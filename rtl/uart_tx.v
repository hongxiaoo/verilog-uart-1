==> flow/design.v <==
module uart_tx #(
    parameter WIDTH = 8,
    parameter SAMPLE_RATE = 16
) (
    input               clk,
    input               rst,
    input [1:0]         cfg_parity,
    input [1:0]         cfg_stop_bits,
    input [15:0]        cfg_clk_div,
    input [WIDTH-1:0]   tx_din,
    input               tx_valid,
    output reg          tx_ready,
    output reg          uart_tx
);
    reg [2:0]       samples;
    reg             sample_tick;
    reg [15:0]      buad_count;
    parameter IDLE   = 0;
    parameter START  = 1;
    parameter DATA   = 2;
    parameter PARITY = 3;
    parameter STOP   = 4;
    reg [2:0] tx_state;
    reg [7:0] data;
    reg [3:0] data_cnt;
    reg [5:0] sample_cnt;
    reg       parity;
    reg [5:0] stop_cnt_static;
    wire      sampled_all;          
    always @(posedge clk)
    begin
        if (rst)
        begin
            sample_tick <= 1'b0;
            buad_count  <= 'b0;
        end
        else
        begin
            if (buad_count == cfg_clk_div)
            begin
                sample_tick <= 1'b1;
                buad_count  <= 'b0;
            end
            else
            begin
                sample_tick <= 1'b0;
                buad_count  <= buad_count + 1;
            end
        end
    end
    assign sampled_all = (sample_cnt == SAMPLE_RATE);
    always @(posedge clk)
    begin
        if(rst)
        begin
            tx_state <= IDLE;
        end
        else
        begin
            case(tx_state)
                IDLE:
                begin
                    if (tx_valid)
                        tx_state <= START;
                end
                START:
                begin
                    if (sampled_all)
                        tx_state <= DATA;
                end
                DATA:
                begin
                    if (data_cnt == WIDTH)
                        tx_state <= (cfg_parity > 0) ? PARITY : STOP;
                end
                PARITY:
                begin
                    if (sampled_all)
                        tx_state <= STOP;
                end
                STOP:
                begin
                    if (sample_cnt == stop_cnt_static)
                        tx_state <= IDLE;
                end
            endcase
        end
    end
    always @(posedge clk)
    begin
        if(rst)
        begin
            data_cnt    <= 'b0;
            data        <= 'b0;
            sample_cnt  <= 'b0;
            parity      <= 'b0;
            uart_tx     <= 1'b1;
            tx_ready       <= 1'b1;
            stop_cnt_static <= 'b0;
        end
        else
        begin
            stop_cnt_static <= (cfg_stop_bits == 2'b00) ? 16 : (cfg_stop_bits == 2'b01) ? 24 : 32;
            case(tx_state)
                IDLE:
                begin
                    sample_cnt  <= 'b0;
                    data        <= tx_din;
                    data_cnt    <= 'b0;
                    tx_ready    <= ~tx_valid;
                    uart_tx     <= 1'b1;
                end
                START:
                begin
                    sample_cnt  <= sampled_all ? 'b0 : (sample_tick ? sample_cnt + 1 : sample_cnt);
                    uart_tx     <= 1'b0;
                    parity      <= ^data;    
                end
                DATA:
                begin
                    sample_cnt  <= sampled_all ? 'b0 : (sample_tick ? sample_cnt + 1 : sample_cnt);
                    data_cnt    <= sampled_all ? data_cnt + 1 : data_cnt;    
                    data        <= sampled_all ? data>>1 : data;
                    uart_tx     <= data[0];  
                end
                PARITY:
                begin
                    sample_cnt  <= sampled_all ? 'b0 : (sample_tick ? sample_cnt + 1 : sample_cnt);
                    uart_tx     <= (cfg_parity == 1) ^ parity;
                end
                STOP:
                begin
                    sample_cnt  <= sample_tick ? sample_cnt + 1 : sample_cnt;
                    uart_tx     <= 1'b1;
                    tx_ready       <= (sample_cnt == stop_cnt_static) ? 1'b1 : 1'b0;
                end
            endcase
        end
    end
endmodule
; From RTL to reports: uart_tx
; The steps from the RTL of uart_tx to its reports follow in flow order.
; Lines are those of the file above, counted from 1.
; Cell names lack the library's common part.
; The mark -- stands for no value.
[inputs]
design = uart_tx
clock = clk
cell_library = sky130hd
corner = tt_025C_1v80

; After elaboration
; Source: Yosys, flattened and elaborated, memories not mapped. Widths are those after wreduce. Registers that Yosys merges into a memory's read port (data or address) are not register bits. Print and check cells do not count.
[bits]
regBits = 47
output_inout_bits = 2
word_cells = 66
[classes]
add_sub_neg = 3
compare = 1
equal = 16
mux = 20
bitwise = 2
reduce_and_logical = 13
[ops]
columns = operator, count
row1 = 6-bit parallel mux with 3-bit select, 1
row2 = 6-bit 2-to-1 mux, 3
row3 = 3-bit 2-to-1 mux, 6
row4 = 16-bit by 1-bit adder with 16-bit output with constant B, 1
row5 = 16-bit == test, 1
row6 = 8-bit parallel mux with 2-bit select, 1
row7 = 3-bit parallel mux with 5-bit select, 1
row8 = 2-bit != test with constant B, 6
row9 = 8-bit parity, 1
row10 = 4-bit parallel mux with 2-bit select, 1
row11 = 8-bit 2-to-1 mux, 1
row12 = 2-bit OR reduction, 3
row13 = 3-bit by 2-bit == test with 1-bit output with constant B, 2
row14 = 6-bit by 1-bit adder with 6-bit output with constant B, 1
row15 = 6-bit by 5-bit == test with 1-bit output with constant B, 1
row16 = 6-bit == test, 1
row17 = 6-bit AND reduction, 1
row18 = 5-bit nonzero test, 1
row19 = 5-bit 2-to-1 mux, 1
row20 = 2-bit by 1-bit == test with 1-bit output with constant B, 2
row21 = 2-bit nonzero test, 2
row22 = 4-bit by 1-bit adder with 4-bit output with constant B, 1
row23 = 4-bit == test with constant B, 1
row24 = 4-bit nonzero test, 1
row25 = 1-bit parallel mux with 4-bit select, 1
row26 = 4-bit 2-to-1 mux, 1
row27 = 3-bit by 1-bit == test with 1-bit output with constant B, 1
row28 = 3-bit == test with constant B, 1
; Other operator kinds: 9; their cells: 10.

; Logic depth
; Longest topological path by Yosys (ltp), each cell counted once; first at word level (registers and memories cut), then after technology mapping (sequential cells cut; the memories' decode and read muxes count).
[depth]
depth_word = 4
abc_area = 0
depth_mapped = 7
depth_no_buf = 6

; After synthesis
; The flow's flattened synthesis, as Yosys stat reports it; memories are mapped. The netlist is that of the ABC_AREA named above (0 if unset); the other value can give another one.
[synth_totals]
mapped_cells = 259
synth_area_um2 = 2338.5
ffs = 46
buf_cells = 10
[types]
columns = type, count
row1 = dfxtp_1, 46
row2 = xnor2_1, 22
row3 = xor2_1, 22
row4 = nor2_1, 36
row5 = mux2i_1, 8
row6 = a211oi_1, 9
row7 = ha_1, 5
row8 = nor4_1, 10
row9 = a21oi_1, 9
row10 = inv_1, 12
row11 = o21ai_0, 7
row12 = buf_6, 3
row13 = nand2_1, 9
row14 = nand4_1, 5
row15 = a31oi_1, 4
row16 = nand3_1, 5
row17 = nor3_1, 5
row18 = or4_4, 2
; Not listed: further types 27, cells in them 40.

; Worst setup path after synthesis
; Source: OpenSTA report_checks on the synthesized netlist (no wires, ideal clock, input and output delay 20% of the period each), path of least setup slack; recovery checks are left aside. Register names are those of the netlist, which keeps one name where synthesis merged equal registers.
[synth_timing]
kind = input port to flip-flop
start = in cfg_clk_div[12]
end = reg buad_count[10]
clock_period_ns = 2.37
setup_ns = 0.115
t_first_pin_ns = 0.474
arrival_time_ns = 1.395
t_required_ns = 2.255
path_slack_ns = 0.860
delay_ns = 1.036
driving_pins = 5
path_buffers = 1
synth_period_reached_ns = 1.51
; "delay_ns" = arrival - input delay + setup time.
; "driving_pins": output pins that drive a net of the path, with the launching flip-flop's if there is one; two outputs of one cell count as two.
; "synth_period_reached_ns" is the clock period less the worst setup slack; recovery checks do not enter. This is arithmetic on one report: input and output delays are still those of the set period (20% each).
; The rows between start and end are the longest chain of elaborated cells between them; the timing report does not say that the signal goes this way. Where chains are equally long, one stands for them.
; A line is the first line of the expression or statement that the cell stems from. Yosys adds cells for indexed reads and writes and turns some case tables into memories.
; At most two assigning lines are given for a register; there are more.
[synth_between]
path_cell_list = xor2_1 nor4_1 a41o_2 buf_6 nor2_1
elab_chain_cells = 2
[synth_lines]
columns = element, line_no
row1 = start: declaration, 9  ; input [15:0]        cfg_clk_div,
row2 = 16-bit == test, 39  ; if (buad_count == cfg_clk_div)
row3 = 2-bit OR reduction, --
row4 = end: assignment, 42  ; buad_count  <= 'b0;
row5 = end: assignment, 47  ; buad_count  <= buad_count + 1;
row6 = end: declaration, 17  ; reg [15:0]      buad_count;

; Timing after layout
; Path of least setup slack in the final report of entry A (OpenROAD, finished layout, wires in). Where an end is a register, its clock arrival counts in the times.
[layout_timing]
kind = input port to flip-flop
start = in cfg_clk_div[12]
end = reg buad_count[6]
clock_period_ns = 1.58
setup_ns = 0.10
t_first_pin_ns = 0.32
arrival_time_ns = 1.71
t_required_ns = 1.76
path_slack_ns = 0.04
driving_pins = 6
path_buffers = 2
; The rows between start and end are the longest chain of elaborated cells between them; the timing report does not say that the signal goes this way. Where chains are equally long, one stands for them.
; At most two assigning lines are given for a register; there are more.
[layout_between]
path_cell_list = clkdlybuf4s50_1 xor2_1 nor4_2 a41o_2 buf_12 nor2_1
elab_chain_cells = 2
[layout_lines]
columns = element, line_no
row1 = start: declaration, 9  ; input [15:0]        cfg_clk_div,
row2 = 16-bit == test, 39  ; if (buad_count == cfg_clk_div)
row3 = 2-bit OR reduction, --
row4 = end: assignment, 42  ; buad_count  <= 'b0;
row5 = end: assignment, 47  ; buad_count  <= buad_count + 1;
row6 = end: declaration, 17  ; reg [15:0]      buad_count;

; Record of 2 stored runs of the RTL-to-layout flow on uart_tx, platform sky130hd. The runs are unordered. Constraints: input delay and output delay 20% of the set period each, output load 0.01 pF.
; By "period_reached_ns" is meant the clock period of the run minus its worst setup slack. This is arithmetic on one report: input and output delays are still those of the set period (20% each).
; By "worst_setup_path_time_ns" is meant the share of the clock period that the worst setup path is allowed (20% is reserved at inputs, 20% at outputs), minus its slack. Clock arrival times at its registers enter into it.

[entry A: settings]
period_ns = 1.58
CORE_UTILIZATION = 19
CAP_MARGIN = 20
CORE_MARGIN = 2
SLEW_MARGIN = 20
[entry A: results]
design.die.area_um2 = 13211.2
worst_hold_slack_ns = 0.484
worst_setup_path_time_ns = 1.22
worstPathKind = input port to flip-flop
final_cell_area_um2 = 3201.8
timing.setup.ws_ns = 0.045
synthArea_um2 = 2338.5
final_setup_tns_ns = 0.000
period_reached_ns = 1.535

[entry B: settings]
period_ns = 1.63
CORE_UTILIZATION = 31
SETUP_SLACK_MARGIN = 0.33
PLACE_DENSITY_LB_ADDON = 0.12
CORE_ASPECT_RATIO = 1.46
ABC_AREA = 1
CAP_MARGIN = 25
MIN_ROUTING_LAYER = met1
CORE_MARGIN = 2
SLEW_MARGIN = 20
[entry B: results]
design.die.area_um2 = 9612.6
worst_hold_slack_ns = 0.472
worst_setup_path_time_ns = 1.32
worstPathKind = flip-flop to flip-flop
final_cell_area_um2 = 3684.8
timing.setup.ws_ns = 0.308
synthArea_um2 = 2737.6
final_setup_tns_ns = 0.000
period_reached_ns = 1.322
